==> flow/design.v <==
`timescale 1ns / 1ps
module Dec7Seg 
	#(parameter CLK_FREQ=20_000_000)(
	input wire CLK,
	input wire [13:0]VALUE,
	output reg Led=0,
	output reg [3:0]AN=0,
	output reg [7:0]SSEG=8'hFF);
	localparam Prescaler= (CLK_FREQ/240);
	reg [3:0]Digit[0:4];
	reg [2:0]DGCounter=0;	 
	reg [3:0]SHCounter=0;	 
	reg [10:0]Quotient=0;
	reg [26:0]Shift=0;
	always @(posedge CLK)begin
		if (SHCounter)begin
			SHCounter<=SHCounter-1;
			if (Shift[26:13]<14'd10)begin
				Quotient<={Quotient[9:0],1'b0};
				Shift<={Shift[25:0],1'b0};
			end
			else begin
				Quotient<={Quotient[9:0],1'b1};
				Shift[26:14]<=(Shift[26:13]-14'd10);
				Shift[13:0]<={Shift[12:0],1'b0};
			end
		end
		else begin
			SHCounter<=14;
			if (DGCounter)begin
				DGCounter<=DGCounter-1;
				Digit[DGCounter-1]<=Shift[17:14];
				Shift<={16'h0,Quotient};
				Quotient<=0;
			end
			else begin
				DGCounter<=5;
				Shift<={13'h0,VALUE};
			end
		end
	end
	reg [7:0]Cathode[0:9];
	initial begin
		Cathode[0]=8'b00000011;
		Cathode[1]=8'b10011111;
		Cathode[2]=8'b00100101;
		Cathode[3]=8'b00001101;
		Cathode[4]=8'b10011001;
		Cathode[5]=8'b01001001;
		Cathode[6]=8'b01000001;
		Cathode[7]=8'b00011111;
		Cathode[8]=8'b00000001;
		Cathode[9]=8'b00001001;
	end
	reg [$clog2(Prescaler)-1:0]PRE=0;
	reg [1:0]STM=0;
	reg ZeroFill=0;
	always @(posedge CLK)begin
		if (PRE==0)begin
			PRE<=Prescaler;
			STM<=STM-1;
			case (STM)
				0:begin
					if (Digit[0]) begin
						Led<=1;
						ZeroFill<=1;
					end
					else begin
						Led<=0;
						ZeroFill<=0;
					end
					AN<=4'b1110;
					SSEG<=Cathode[Digit[4]];			 
				end
				1:begin
					if (Digit[3]!=0 || ZeroFill) begin
						ZeroFill<=1;
						AN<=4'b1101;
						SSEG<=Cathode[Digit[3]];		 
					end
				end
				2:begin
					if (Digit[2]!=0 || ZeroFill) begin
						ZeroFill<=1;
						AN<=4'b1011;
						SSEG<=Cathode[Digit[2]];		 
					end
				end
				3:begin
					if (Digit[1]!=0 || ZeroFill) begin
						ZeroFill<=1;
						AN<=4'b0111;
						SSEG<=Cathode[Digit[1]];		 
					end
				end
			endcase
		end
		else begin
			PRE<=PRE-1;
		end
	end
endmodule
From RTL to reports: Dec7Seg
What the tools print for Dec7Seg, step after step.
Line numbers count from 1 in the design file above.
Operators: Yosys type, input widths -> output width; for muxes data width and select width s.
The mark - stands for no value.

set-up
  design top = Dec7Seg
  clock port = CLK
  library = sky130hd
  corner = tt_025C_1v80

Word level
Counts by Yosys on the flattened word-level netlist (proc, flatten, opt, wreduce; memories kept). Register bits leave out memories and registers merged into their read ports (data or address). Print and check cells are left out. Cells with the same type and inputs are merged into one.
Memory sizes are those after Yosys's memory passes, which may raise the word count (mostly to a power of two), join words into wider ones and drop unused or constant bits.

bit counts
  input bits = 15
  register bits after elaboration = 78
  memory bits (writable) = 32
  elaborated cells = 66
  memories = 2
  bits in read-only memories = 70

memories
  name     words  bits a word  line  RTL
  Cathode  10     7            42    reg [7:0]Cathode[0:9];
  Digit    8      4            10    reg [3:0]Digit[0:4];

cells by class
  $lt $le $gt $ge = 1
  eq/ne operators = 6
  add/sub/neg operators = 5
  reductions and logical operators = 15
  mux-type cells = 25

operator list
  operator               count
  $pmux 8 s4             1
  $mux 14                2
  $reduce_bool 4->1      6
  $mux 8                 3
  $mux 11                2
  $mux 4                 5
  $sub 17x1->17 const B  1
  $logic_not 17->1       1
  $pmux 4 s4             1
  $lt 14x4->1 const B    1
  $sub 13x4->13 const B  1
  $mux 13                1
  $mux 1                 7
  $ne 2x2->1 const B     3
  $mux 3                 2
  $reduce_and 5->1       1
  $eq 2x2->1 const B     2
  $sub 4x1->4 const B    1
  $pmux 1 s4             1
  $logic_or 1x1->1       3
  $sub 3x1->3 const B    1
  $reduce_bool 3->1      1
  $sub 2x1->2 const B    1
  $eq 2x1->1 const B     1
  $logic_not 2->1        1
  $reduce_and 2->1       1
  $reduce_bool 2->1      1

Depth
Longest topological path by Yosys (ltp), each cell counted once; first at word level (registers and memories cut), then after technology mapping (sequential cells cut; the memories' decode and read muxes count).

depth
  depth after elaboration = 4
  ABC_AREA = 0
  depth in mapped cells = 10
  gate-level depth less buffers = 9

Netlist
Source: synth_stat.txt of the flow (Yosys; design flattened, memories mapped). It holds for the ABC_AREA given above (unset counts as 0); a run with the other value may have another netlist.

cell types
  type                       count  area in all (sq um)
  sky130_fd_sc_hd__edfxtp_1  49     1.47E+03
  sky130_fd_sc_hd__dfxtp_1   48     960.922
  sky130_fd_sc_hd__ha_1      18     225.216
  sky130_fd_sc_hd__nand2_1   44     165.158
  sky130_fd_sc_hd__nor2_1    42     157.651
  sky130_fd_sc_hd__xor2_1    13     113.859
  sky130_fd_sc_hd__and2_1    15     93.84
  sky130_fd_sc_hd__inv_1     21     78.826
  sky130_fd_sc_hd__xnor2_1   9      78.826
  sky130_fd_sc_hd__a31oi_1   10     62.56
  sky130_fd_sc_hd__a21oi_1   12     60.058
  sky130_fd_sc_hd__mux2i_1   6      60.058
  sky130_fd_sc_hd__nand2b_1  6      37.536
  sky130_fd_sc_hd__nor2b_1   6      37.536
  sky130_fd_sc_hd__nor4_1    6      37.536
  sky130_fd_sc_hd__or4_1     5      37.536
  sky130_fd_sc_hd__nor3_1    7      35.034
  sky130_fd_sc_hd__or3_1     5      31.28

Other cell types: 37; their cells: 62.

synthesis totals
  cells in the netlist = 384
  flip-flops = 97
  area of sequential cells = 2432.3 sq um
  synthesis area = 4240.3 sq um

Path before layout
Path of least setup slack by OpenSTA after synthesis, without wires, with an ideal clock, recovery checks aside; 20% of the period is set as input and as output delay. Where synthesis merged equal registers, the netlist keeps one of their names.

timing path after synthesis
  path type = reg2reg
  start point = reg ZeroFill
  end point = reg SSEG[4]
  buffers on the path = 0
  stages on the path = 9
  data required time = 4.072 ns
  setup time = 0.268 ns
  setup slack = 2.113 ns
  clock period = 4.34 ns
  delay of the path = 2.227 ns
  data arrival time = 1.959 ns
  synthesis period reached = 2.227 ns

"delay of the path" is the arrival time less input delay plus setup time.
"stages on the path": output pins that drive a net of the path, with the launching flip-flop's if there is one; two outputs of one cell count as two.
"synthesis period reached" = period - worst setup slack (recovery checks aside). The figure is calculated, with input and output delays left at 20% of the set period.
Between the ends stands the longest chain of elaborated cells between them, by number of cells; it is not shown to be the way that was timed. Of several equally long chains one is given.
Each line given opens the expression or statement behind the cell; cells for indexed reads and writes are added by Yosys, which also makes memories of some case tables.
A register here has more assigning lines than the two given.
The path ends at the data pin of a flip-flop with enable; ways to the enable are not counted.

between the ends, after synthesis
  cells stage by stage = sky130_fd_sc_hd__edfxtp_1 -> sky130_fd_sc_hd__or3_4 -> sky130_fd_sc_hd__o31ai_4 -> sky130_fd_sc_hd__nand2_1 -> sky130_fd_sc_hd__a32oi_2 -> sky130_fd_sc_hd__inv_2 -> sky130_fd_sc_hd__ha_1 -> sky130_fd_sc_hd__mux2i_1 -> sky130_fd_sc_hd__nor2_1
  cells in the longest elaborated chain = 3

ends and longest elaborated chain, after synthesis
  item              line  RTL
  start, declared   57    reg ZeroFill=0;
  start, assigned   66    ZeroFill<=1;
  start, assigned   70    ZeroFill<=0;
  $logic_or 1x1->1  90    if (Digit[1]!=0 || ZeroFill) begin
  $mux 8            90
  $pmux 8 s4        62    case (STM)
  end, assigned     73    SSEG<=Cathode[Digit[4]];
  end, assigned     79    SSEG<=Cathode[Digit[3]];
  end, declared     8     output reg [7:0]SSEG=8'hFF);

Worst path after layout
From the final timing report of run A: the path of least setup slack in the routed layout; clock arrival at registers is part of the times.

timing path after layout
  path type = reg2reg
  start point = reg ZeroFill
  end point = reg SSEG[4]
  setup time = 0.24 ns
  setup slack = 0.40 ns
  data required time = 2.76 ns
  clock period = 2.66 ns
  data arrival time = 2.36 ns
  stages on the path = 10
  buffers on the path = 1

Between the ends stands the longest chain of elaborated cells between them, by number of cells; it is not shown to be the way that was timed. Of several equally long chains one is given.
A register here has more assigning lines than the two given.
The path ends at the data pin of a flip-flop with enable; ways to the enable are not counted.

between the ends, after layout
  cells stage by stage = sky130_fd_sc_hd__edfxtp_1 -> sky130_fd_sc_hd__buf_6 -> sky130_fd_sc_hd__or4_4 -> sky130_fd_sc_hd__o21a_1 -> sky130_fd_sc_hd__a211oi_4 -> sky130_fd_sc_hd__a21oi_2 -> sky130_fd_sc_hd__inv_2 -> sky130_fd_sc_hd__ha_1 -> sky130_fd_sc_hd__mux2i_1 -> sky130_fd_sc_hd__nor2_1
  cells in the longest elaborated chain = 3

ends and longest elaborated chain, after layout
  item              line  RTL
  start, declared   57    reg ZeroFill=0;
  start, assigned   66    ZeroFill<=1;
  start, assigned   70    ZeroFill<=0;
  $logic_or 1x1->1  90    if (Digit[1]!=0 || ZeroFill) begin
  $mux 8            90
  $pmux 8 s4        62    case (STM)
  end, assigned     73    SSEG<=Cathode[Digit[4]];
  end, assigned     79    SSEG<=Cathode[Digit[3]];
  end, declared     8     output reg [7:0]SSEG=8'hFF);

## Implementation results

Design Dec7Seg on sky130hd. What follows are 2 stored runs of the flow, each under its own settings; their order means nothing. The constraints put input and output delay at 20% of the set period each and load the outputs with 0.01 pF.
"achieved clock period" means the clock period less the worst setup slack. The figure is calculated, with input and output delays left at 20% of the set period.
"power consumption": no workload was simulated; the value follows from the tool's default switching activity.
Settings: - = not set for that run.

item                                                       run A    run B
period_ns                                                  2.66     4.81
CORE_UTILIZATION                                           43       24
SETUP_SLACK_MARGIN                                         0.44     -
PLACE_DENSITY                                              0.54     -
CORE_ASPECT_RATIO                                          1.37     -
GPL_ROUTABILITY_DRIVEN                                     1        -
CTS_CLUSTER_SIZE                                           97       -
MIN_ROUTING_LAYER                                          met2     -
CAP_MARGIN                                                 20       35
CORE_MARGIN                                                2        8
SLEW_MARGIN                                                20       20
PLACE_DENSITY_LB_ADDON                                     -        0.28
HOLD_SLACK_MARGIN                                          -        0.09
CELL_PAD_IN_SITES_GLOBAL_PLACEMENT                         -        2
CELL_PAD_IN_SITES_DETAIL_PLACEMENT                         -        0
ABC_AREA                                                   -        0
area of the die (sq um)                                    10681.2  22177.2
lowest hold slack (ns)                                     0.422    0.421
power consumption (mW)                                     2.894    1.574
worst slack on setup checks (ns)                           0.397    2.050
mapped cell area after synthesis (sq um)                   4240.3   4240.3
achieved clock period (ns)                                 2.263    2.760
utilization after routing (%)                              54.4     29.2
setup total negative slack (ns)                            0.000    0.000
area of the standard cells in the finished layout (sq um)  5232.5   5042.3
